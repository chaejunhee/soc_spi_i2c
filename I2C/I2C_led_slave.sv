==> flow/design.v <==
`timescale 1ns / 1ps
module I2C_led_slave (
    input  logic       clk,
    input  logic       reset,
    input  logic       scl,
    inout  logic       sda,
    input  logic [7:0] tx_data,
    output logic       tx_ready,
    output logic       tx_done,
    output logic [7:0] rx_data,
    output logic       rx_done,
    output logic       start
);
    logic scl_sync1, scl_sync2;
    logic scl_rising_edge, scl_falling_edge;
    always_ff @(posedge clk, posedge reset) begin
        if (reset) begin
            scl_sync1 <= 0;
            scl_sync2 <= 0;
        end else begin
            scl_sync1 <= scl;
            scl_sync2 <= scl_sync1;
        end
    end
    assign scl_rising_edge  = scl_sync1 & ~scl_sync2;
    assign scl_falling_edge = ~scl_sync1 & scl_sync2;
    typedef enum {
        IDLE,
        ADDR,
        READ,
        WRITE,
        ACK1,
        ACK2,
        ACK3,
        ACK4,
        DACK1,
        DACK2,
        DACK3,
        DACK4,
        STOP
    } state_e;
    state_e state, state_next;
    logic sda_out_en, sda_out_en_next;
    logic sda_write_reg, sda_write_next;
    logic [7:0] rx_data_reg, rx_data_next;
    logic [2:0] bit_cnt_reg, bit_cnt_next;
    logic [7:0] addr_next, addr_reg;
    assign rx_data = rx_data_reg;
    always_ff @(posedge clk, posedge reset) begin
        if (reset) begin
            state         <= IDLE;
            sda_out_en    <= 1'b0;
            sda_write_reg <= 0;
            rx_data_reg   <= 0;
            bit_cnt_reg   <= 0;
            addr_reg      <= 0;
        end else begin
            state         <= state_next;
            sda_out_en    <= sda_out_en_next;
            sda_write_reg <= sda_write_next;
            rx_data_reg   <= rx_data_next;
            bit_cnt_reg   <= bit_cnt_next;
            addr_reg      <= addr_next;
        end
    end
    always_comb begin
        state_next      = state;
        sda_out_en_next = sda_out_en;
        sda_write_next  = sda_write_reg;
        rx_data_next    = rx_data_reg;
        bit_cnt_next    = bit_cnt_reg;
        addr_next       = addr_reg;
        rx_done         = 1'b0;
        start           = 0;
        case (state)
            IDLE: begin
                sda_out_en_next = 1'b0;
                if (scl && ~sda) begin
                    state_next   = ADDR;
                    bit_cnt_next = 0;
                end
            end
            ADDR: begin
                sda_out_en_next = 1'b0;
                if (scl_rising_edge) begin
                    addr_next = {addr_reg[6:0], sda};
                    if (bit_cnt_reg == 7) begin
                        bit_cnt_next = 0;
                        state_next   = ACK1;
                    end else begin
                        bit_cnt_next = bit_cnt_reg + 1;
                    end
                end
            end
            ACK1: begin
                if (scl_falling_edge) begin
                    state_next = ACK2;
                end
            end
            ACK2: begin
                sda_out_en_next = 1'b0;
                sda_write_next  = 1'b0;
                if (scl_rising_edge) begin
                    state_next = ACK3;
                end
            end
            ACK3: begin
                sda_out_en_next = 1'b0;
                sda_write_next  = 1'b0;
                if (scl_falling_edge) begin
                    sda_out_en_next = 1'b0;
                    rx_done = 1'b1;
                    if (addr_reg[7:1] == 7'b0000111) begin
                        state_next = READ;
                        start = 1;
                    end else begin
                        state_next = IDLE;
                        addr_next   = 0;
                    end
                end
            end
            READ: begin
                sda_out_en_next = 1'b0;
                if (scl_rising_edge) begin
                    rx_data_next = {rx_data_reg[6:0], sda};
                    if (bit_cnt_reg == 7) begin
                        bit_cnt_next = 0;
                        state_next   = DACK1;
                    end else begin
                        bit_cnt_next = bit_cnt_reg + 1;
                    end
                end
            end
            DACK1: begin
                if (scl_falling_edge) begin
                    state_next = DACK2;
                end
            end
            DACK2: begin
                sda_out_en_next = 1'b0;
                sda_write_next  = 1'b0;
                if (scl_rising_edge) begin
                    state_next = DACK3;
                end
            end
            DACK3: begin
                sda_out_en_next = 1'b0;
                sda_write_next  = 1'b0;
                if (scl_falling_edge) begin
                    state_next = DACK4;
                end
            end
            DACK4: begin
                sda_out_en_next = 1'b0;
                sda_write_next  = 1'b0;
                if (scl_rising_edge) begin
                    state_next = STOP;
                    sda_out_en_next = 1'b0;
                    rx_done = 1'b1;
                end
            end
            STOP: begin
                    state_next = IDLE;
            end
        endcase
    end
endmodule
=== From RTL to reports: I2C_led_slave ===
Tool output for the design above, in the order of the flow.
Lines are those of the file above, counted from 1.
Operators carry their Yosys type and port widths (W data, S select, Z words).
Cell names lack the library's common part.
Not given: -

* Design top: I2C_led_slave
* Clock: clk
* Standard-cell library: sky130hd
* Timing corner: tt_025C_1v80

=== After elaboration ===
Counts by Yosys on the flattened word-level netlist (proc, flatten, opt, wreduce; memories kept). Register bits leave out memories and registers merged into their read ports (data or address). Print and check cells are left out. Cells with the same type and inputs are merged into one.

* Register bits after elaboration: 53
* Input bits: 11
* Output and inout port bits: 13

* $add $sub $neg: 1
* Equal/unequal tests: 26
* Multiplexer cells: 28
* Bitwise operators: 5
* Reduce/logical cells: 10

{| class="wikitable"
|+ Operators with widths
! cell !! number
|-
| $mux W32 || 12
|-
| $pmux W32 S11 || 1
|-
| $eq A32 B4 Y1 const B || 5
|-
| $eq A32 B3 Y1 const B || 3
|-
| $eq A32 B1 Y1 const B || 1
|-
| $eq A32 B2 Y1 const B || 1
|-
| $logic_not A32 Y1 || 1
|-
| $ne A2 B2 Y1 const B || 13
|-
| $mux W8 || 3
|-
| $pmux W8 S2 || 1
|-
| $reduce_and A13 Y1 || 1
|-
| $reduce_bool A11 Y1 || 1
|-
| $mux W3 || 3
|-
| $eq A7 B3 Y1 const B || 1
|-
| $pmux W3 S2 || 1
|-
| $mux W1 || 5
|-
| $reduce_and A4 Y1 || 1
|-
| $not A1 Y1 || 3
|-
| $add A3 B1 Y3 const B || 1
|-
| $eq A3 B3 Y1 const B || 1
|-
| $reduce_and A3 Y1 || 1
|-
| $reduce_bool A3 Y1 || 1
|-
| $and A1 B1 Y1 || 2
|-
| $ne A2 B1 Y1 const B || 1
|-
| $reduce_and A2 Y1 || 1
|-
| $reduce_bool A2 Y1 || 1
|-
| $reduce_or A2 Y1 || 1
|-
| $pmux W1 S2 || 1
|}

Other operator kinds: 2; their cells: 2.

=== Logic depth ===
Depth = most cells in a row (Yosys ltp): at word level without a register or memory, in the mapped netlist without a sequential cell, where the memories' decode and read muxes count.

* Depth after elaboration: 4
* ABC_AREA: 0
* Mapped depth: 4
* Depth with buffers taken out: 4

=== Synthesis result ===
The flow's flattened synthesis, as Yosys stat reports it; memories are mapped. The netlist is that of the ABC_AREA named above (0 if unset); the other value can give another one.

* Cells in the netlist: 119
* Chip area (Yosys): 1371.3 um^2
* Mapped flip-flops: 32
* Buffer cells: 4

{| class="wikitable"
|+ Cell types
! type !! number !! area in all (um^2)
|-
| dfrtp_1 || 31 || 775.744
|-
| a22o_1 || 9 || 78.826
|-
| mux2_2 || 7 || 78.826
|-
| nor2_1 || 11 || 41.29
|-
| o21ai_0 || 8 || 40.038
|-
| a21oi_1 || 7 || 35.034
|-
| dfstp_2 || 1 || 26.275
|-
| nand2_1 || 7 || 26.275
|-
| ha_1 || 2 || 25.024
|-
| o22ai_1 || 4 || 25.024
|-
| buf_4 || 3 || 22.522
|-
| inv_1 || 5 || 18.768
|-
| a31o_2 || 2 || 17.517
|-
| a21o_1 || 2 || 15.014
|-
| nor2b_4 || 1 || 13.763
|-
| nor2b_1 || 2 || 12.512
|-
| o22ai_2 || 1 || 12.512
|-
| and3_4 || 1 || 11.261
|}

Other cell types: 15; their cells: 15.

=== Worst setup path after synthesis ===
Path of least setup slack by OpenSTA after synthesis, without wires, with an ideal clock, recovery checks aside; 20% of the period is set as input and as output delay. Where synthesis merged equal registers, the netlist keeps one of their names.

* Kind: reg-to-output
* Start point: reg addr_reg[5]
* End point: out start
* Period: 1260 ps
* Output delay: 252 ps
* Time at the first pin: 0 ps
* Data arrival time: 1067 ps
* Path slack: -59 ps
* Path delay: 1067 ps
* Stages on the path: 4
* Path buffers: 0
* Period reached after synthesis: 1319 ps

"path delay" = arrival - input delay + setup time.
A path that ends at an output port has no setup time.
"stages on the path" counts driving pins, that of a launching flip-flop among them; a cell with two outputs on the path counts twice.
"period reached after synthesis" is the clock period less the worst setup slack; recovery checks do not enter. This is arithmetic on one report: input and output delays are still those of the set period (20% each).
The rows between start and end are the longest chain of elaborated cells between them; the timing report does not say that the signal goes this way. Where chains are equally long, one stands for them.
A line is the first line of the expression or statement that the cell stems from. Yosys adds cells for indexed reads and writes and turns some case tables into memories.

* Path through: dfrtp_1 -> nor3b_1 -> nand4_1 -> nor3_1
* Length of the longest elaborated chain: 4

{| class="wikitable"
|+ Ends and longest elaborated chain, post-synthesis
! what !! RTL line !! RTL
|-
| start, declared || 47 || <nowiki>logic [7:0] addr_next, addr_reg;</nowiki>
|-
| start, assigned || 56 || <nowiki>addr_reg      <= 0;</nowiki>
|-
| start, assigned || 63 || <nowiki>addr_reg      <= addr_next;</nowiki>
|-
| $eq A7 B3 Y1 || 113 || <nowiki>if (addr_reg[7:1] == 7'b0000111) begin</nowiki>
|-
| $mux W1 || 113 ||
|-
| $mux W1 || 110 || <nowiki>if (scl_falling_edge) begin</nowiki>
|-
| $mux W1 || 75 || <nowiki>case (state)</nowiki>
|-
| end, declared || 12 || <nowiki>output logic       start</nowiki>
|}

==> results <==
Settings of 2 stored flow runs for module I2C_led_slave (sky130hd), not sorted in any way. The constraints put input and output delay at 20% of the set period each and load the outputs with 0.01 pF.

Flow run 1
==> flow/run.sh <==
#!/bin/bash
# the make line also repeats the synthesis and layout settings of config.mk as NAME=value (left out here)
make -C /OpenROAD-flow-scripts/flow DESIGN_CONFIG=/design/flow/config.mk WORK_HOME=/design/flow/orfs CLKGATE_MAP_FILE= finish
==> flow/config.mk <==
export PLATFORM = sky130hd
export DESIGN_NAME = I2C_led_slave
export DESIGN_NICKNAME = I2C_led_slave
export VERILOG_FILES = /design/flow/design.v
export SDC_FILE = /design/flow/constraint.sdc
export NUM_CORES = 4
export LEC_CHECK = 0
export CAP_MARGIN = 10
export CORE_ASPECT_RATIO = 1.44
export CORE_MARGIN = 10
export CORE_UTILIZATION = 60
export CTS_CLUSTER_SIZE = 61
export GPL_TIMING_DRIVEN = 1
export PLACE_DENSITY_LB_ADDON = 0.1
export SLEW_MARGIN = 35
export TNS_END_PERCENT = 50
==> flow/constraint.sdc <==
create_clock -name core_clock -period 0.854 [get_ports {clk}]
set_input_delay 0.1708 -clock core_clock [delete_from_list [all_inputs] [get_ports {clk}]]
set_output_delay 0.1708 -clock core_clock [all_outputs]
set_load 0.01 [all_outputs]

==> results of flow run 1 <==
did not finish, routing stopped with RSZ-0074

Flow run 2
==> flow/run.sh <==
#!/bin/bash
# the make line also repeats the synthesis and layout settings of config.mk as NAME=value (left out here)
make -C /OpenROAD-flow-scripts/flow DESIGN_CONFIG=/design/flow/config.mk WORK_HOME=/design/flow/orfs CLKGATE_MAP_FILE= finish
==> flow/config.mk <==
export PLATFORM = sky130hd
export DESIGN_NAME = I2C_led_slave
export DESIGN_NICKNAME = I2C_led_slave
export VERILOG_FILES = /design/flow/design.v
export SDC_FILE = /design/flow/constraint.sdc
export NUM_CORES = 4
export LEC_CHECK = 0
export CAP_MARGIN = 20
export CORE_MARGIN = 2
export CORE_UTILIZATION = 40
export SLEW_MARGIN = 20
==> flow/constraint.sdc <==
create_clock -name core_clock -period 1.98 [get_ports {clk}]
set_input_delay 0.3960 -clock core_clock [delete_from_list [all_inputs] [get_ports {clk}]]
set_output_delay 0.3960 -clock core_clock [all_outputs]
set_load 0.01 [all_outputs]

==> results of flow run 2 <==
did not finish, routing stopped with RSZ-0074
